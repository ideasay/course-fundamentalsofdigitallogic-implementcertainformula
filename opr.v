==> flow/design.v <==
module ALU_2(
  input wire [3:0] Ain,
  input wire [3:0] Bin,
  input wire [3:0] Sin,
  input M, NotCi,
  output wire [3:0] Yout, 
  output P, Q, NotC0, AequalsB
  );
  wire  A0, A1, A2, A3;
  wire  B0, B1, B2, B3;
  wire  C0, C1, C2, C3;
  wire  S0, S1, S2, S3;
  wire  Y0, Y1, Y2, Y3;
  wire x1, x2, x3, x4, x5, x6, x7, x8;
  wire z1, z2, z3, z4, z5, z6, z7;
  assign A0 = Ain[0];
  assign A1 = Ain[1];
  assign A2 = Ain[2];
  assign A3 = Ain[3];
  assign B0 = Bin[0];
  assign B1 = Bin[1];
  assign B2 = Bin[2];
  assign B3 = Bin[3];
  assign S0 = Sin[0];
  assign S1 = Sin[1];
  assign S2 = Sin[2];
  assign S3 = Sin[3];
  assign x1 = ~((B3 & S3 & A3) | (~B3 & S2 & A3));
  assign x2 = ~((~B3 & S1) | (S0 & B3) | A3);
  assign x3 = ~((B2 & S3 & A2) | (~B2 & S2 & A2));
  assign x4 = ~((~B2 & S1) | (S0 & B2) | A2);
  assign x5 = ~((B1 & S3 & A1) | (~B1 & S2 & A1));
  assign x6 = ~((~B1 & S1) | (S0 & B1) | A1);
  assign x7 = ~((B0 & S3 & A0) | (~B0 & S2 & A0));
  assign x8 = ~((~B0 & S1) | (S0 & B0) | A0);
  assign z1 = ~(x1 & x3 & x5 & x7);
  assign z2 = ~(x2 | (x4 & x1) | (x6 & x1 & x3) | (x8 & x1 & x3 & x5));
  assign z3 = ~(x1 & x3 & x5 & x7);
  assign z4 = ((~x2)& x1)^(~((x3 & x5 & x7 & NotCi &(~M)) | (x4 & (~M)) | (x3 & x6 & (~M)) | (x3 & x5 & x8 & (~M))));
  assign z5 = (x3 & (~x4))^(~((x5 & x7 & NotCi & (~M)) | (x6 & (~M)) | (x5 & x8 & (~M))));
  assign z6 = (x5 & (~x6))^(~((x7 & NotCi & (~M)) | (x8 & (~M))));
  assign z7 = (x7 & (~x8))^(~(NotCi & (~M)));
  assign NotC0 = (~z2)|(~z3);
  assign AequalsB = z4 & z5 & z6 & z7;
  assign P = z1;
  assign Q = z2;
  assign Y3 = z4;
  assign Y2 = z5;
  assign Y1 = z6;
  assign Y0 = z7;
  assign Yout[0] = Y0;
  assign Yout[1] = Y1;
  assign Yout[2] = Y2;
  assign Yout[3] = Y3;
endmodule
module mux(a,b,option,z);
input [3:0] a,b;
input option;
output [3:0] z;
reg [3:0] z;
always @( a or b or option)
  begin
    if(!option)
      z <= a;
    else
      z <= b;
  end
endmodule
module  opr(a,b,cout,clock);
input [3:0] a,b;
input clock;
output [3:0] cout;
reg [2:0] state;
wire [3:0] cout;
wire [3:0] Q1,Q2,Q3,Q4,Q5,Q6;
wire [3:0] z1,z2,z3,y;
reg [3:0] s;
reg m,reset,option_1,option_2,option_3;
always @(negedge clock) 
  begin   
    state <= 3'b000;
    case(state)
      3'b000:
          begin
            reset <=1;
            m <= 0;
            s <= 4'b1001;
            state <=3'b001;
            option_1 <= 1;
            option_2 <= 1;
            option_3 <= 1;
          end
      3'b001:
        begin
          reset <=1;
          m <= 0;
          s <= 4'h9;
          state <=3'b010;
          option_1 <= 1;
          option_2 <= 0;
          option_3 <= 1; 
        end
      3'b010:
        begin
          reset <=1;
          m <= 0;
          s <= 4'h9;
          state <=3'b011;
          option_1 <= 1;
          option_2 <= 0;
          option_3 <= 0;
       end
      3'b011:
        begin
          reset <=1;
          m <= 1;
          s <= 4'h6;
          state <=3'b100;
          option_1 <= 0;
          option_2 <= 1;
          option_3 <= 1;
        end
      3'b100:
        begin
          reset <=0;
          m <= 1;
          s <= 4'h9;
          state <=3'b000;
          option_1 <= 1;
          option_2 <= 1;
          option_3 <= 1;
        end 
      default: state <= 3'b000;
    endcase
  end
  register regi_1(.Q(Q1),.D(Q6),.clock(clock),.reset(reset));
  register regi_2(.Q(Q2),.D(a),.clock(clock),.reset(reset));
  register regi_3(.Q(Q3),.D(b),.clock(clock),.reset(reset));
  register regi_4(.Q(Q4),.D(y),.clock(clock),.reset(reset));
  register regi_5(.Q(Q5),.D(4'b0010),.clock(clock),.reset(reset));
  register regi_6(.Q(Q6),.D(y),.clock(clock),.reset(reset)); 
  register regi_7(.Q(cout),.D(y),.clock(clock),.reset(reset));
  mux mux_1(.a(Q1),.b(Q2),.option(option_1),.z(z1));
  mux mux_2(.a(z3),.b(Q4),.option(option_2),.z(z2));
  mux mux_3(.a(Q3),.b(Q5),.option(option_3),.z(z3));
  ALU_2 alu(.Ain(z1),.Bin(z2),.Sin(s),.M(m),.NotCi(4'b0001),.Yout(y));
endmodule
module register(Q,D,clock,reset);
input reset,clock;
input [3:0] D;
output [3:0] Q;
reg [3:0] Q;
always @(negedge clock)
  begin
    if(!reset)
      Q <= 4'b0;
    else
      Q <= D;
  end
endmodule
* Reports on opr
Tool output for the design above, in the order of the flow. Lines are those of the file above, counted from 1. Cell names lack the library's common part. Not given: --
Inputs: design top opr, clock clock, library sky130hd, library corner tt_025C_1v80

* Word level
Counts by Yosys on the flattened word-level netlist (proc, flatten, opt, wreduce; memories kept). Register bits leave out memories and registers merged into their read ports (data or address). Print and check cells are left out. Cells with the same type and inputs are merged into one.
Word-level totals: flip-flop bits (word level) 32, bits of input ports 9, output and inout bits 4, word-level cells 120
Cells by class: equality and inequality tests 4, muxes and demuxes 11, bitwise gates (word level) 80, reduce/logical cells 13
Operators with widths (number):
- bitwise AND 1 bit | 43
- OR 1 bit | 18
- NOT 1 bit | 15
- OR reduction 4 bit | 3
- parallel mux 3 bit (select 4 bit) | 1
- two-way mux 4 bit | 3
- nonzero test 2 bit | 5
- parallel mux 1 bit (select 2 bit) | 5
- parallel mux 4 bit (select 2 bit) | 1
- equality test 3 x 2 -> 1 bit (second input constant) | 2
- OR reduction 3 bit | 2
- XOR 1 bit | 4
- OR reduction 2 bit | 2
- equality test 3 x 1 -> 1 bit (second input constant) | 1
- equality test 3 bit (second input constant) | 1
- logical NOT 3 bit | 1
- two-way mux 2 bit | 1

* Longest topological paths
Depth = most cells in a row (Yosys ltp): at word level without a register or memory, in the mapped netlist without a sequential cell, where the memories' decode and read muxes count.
Depth: depth after elaboration 15, ABC_AREA 0, mapped depth 7, mapped depth without buffers 6

* Synthesis result
The flow's flattened synthesis, as Yosys stat reports it; memories are mapped. The netlist is that of the ABC_AREA named above (0 if unset); the other value can give another one.
Mapped netlist: cells in the netlist 115, synthesis area 1189.9 um^2, sequential area 580.6 um^2, flip-flop cells 26, buffer cells 6
Cell types:
- dfxtp_1 | number 20, total area 400.384 um^2
- edfxtp_1 | number 6, total area 180.173 um^2
- and2_1 | number 17, total area 106.352 um^2
- mux2i_1 | number 6, total area 60.058 um^2
- o21ai_0 | number 8, total area 40.038 um^2
- nand2_1 | number 8, total area 30.029 um^2
- a2bb2oi_4 | number 1, total area 26.275 um^2
- nor2_1 | number 7, total area 26.275 um^2
- xnor2_1 | number 3, total area 26.275 um^2
- nor3b_1 | number 3, total area 22.522 um^2
- a22oi_4 | number 1, total area 21.27 um^2
- a2111oi_2 | number 1, total area 15.014 um^2
- clkbuf_1 | number 4, total area 15.014 um^2
- mux2_4 | number 1, total area 15.014 um^2
- nand2b_1 | number 2, total area 12.512 um^2
- nor2b_1 | number 2, total area 12.512 um^2
- buf_6 | number 1, total area 11.261 um^2
- inv_1 | number 3, total area 11.261 um^2
Not listed: further types 18, cells in them 21. The figures by module come from a second, unflattened synthesis with its own total; it is not the netlist above.
Second synthesis, totals: cell total of the unflattened synthesis 167, area (unflattened synthesis) 1744.2 um^2
Rows give one instance, submodules left out.
By module:
- register | instances 7, cells 9, area 108.9 um^2, sequential area 80.1 um^2
- ALU_2 | instances 1, cells 60, area 455.4 um^2, sequential area 0.0 um^2
- opr | instances 1, cells 32, area 391.6 um^2, sequential area 240.2 um^2
- mux | instances 3, cells 4, area 45.0 um^2, sequential area 0.0 um^2

Design opr on sky130hd. What follows are 2 stored runs of the flow, each under its own settings; their order means nothing. The constraints put input and output delay at 20% of the set period each and load the outputs with 0.01 pF.
By "power" is meant OpenSTA's value without simulated activity: inputs other than the clock are taken to toggle once in ten clock periods, and the tool carries that through the logic.
[run 1] settings: period_ns=1.67, CAP_MARGIN=20, CORE_MARGIN=2, CORE_UTILIZATION=40, SLEW_MARGIN=20
[run 1] result: chip area after synthesis (Yosys) 1189.9 um^2, die area 3426.9 um^2, utilization 60.7%, worst setup slack after layout -342 ps, total negative slack -1478 ps, worst hold slack 536 ps, power 1193 uW
[run 2] settings: period_ns=2.62, CORE_UTILIZATION=24, SETUP_SLACK_MARGIN=0.23, PLACE_DENSITY=0.35, CORE_ASPECT_RATIO=0.53, CELL_PAD_IN_SITES_DETAIL_PLACEMENT=0, CTS_CLUSTER_DIAMETER=304, CAP_MARGIN=40, CORE_MARGIN=2, SLEW_MARGIN=20
[run 2] result: chip area after synthesis (Yosys) 1189.9 um^2, die area 5565.8 um^2, utilization 32.4%, worst setup slack after layout 11 ps, total negative slack 0 ps, worst hold slack 540 ps, power 786.4 uW
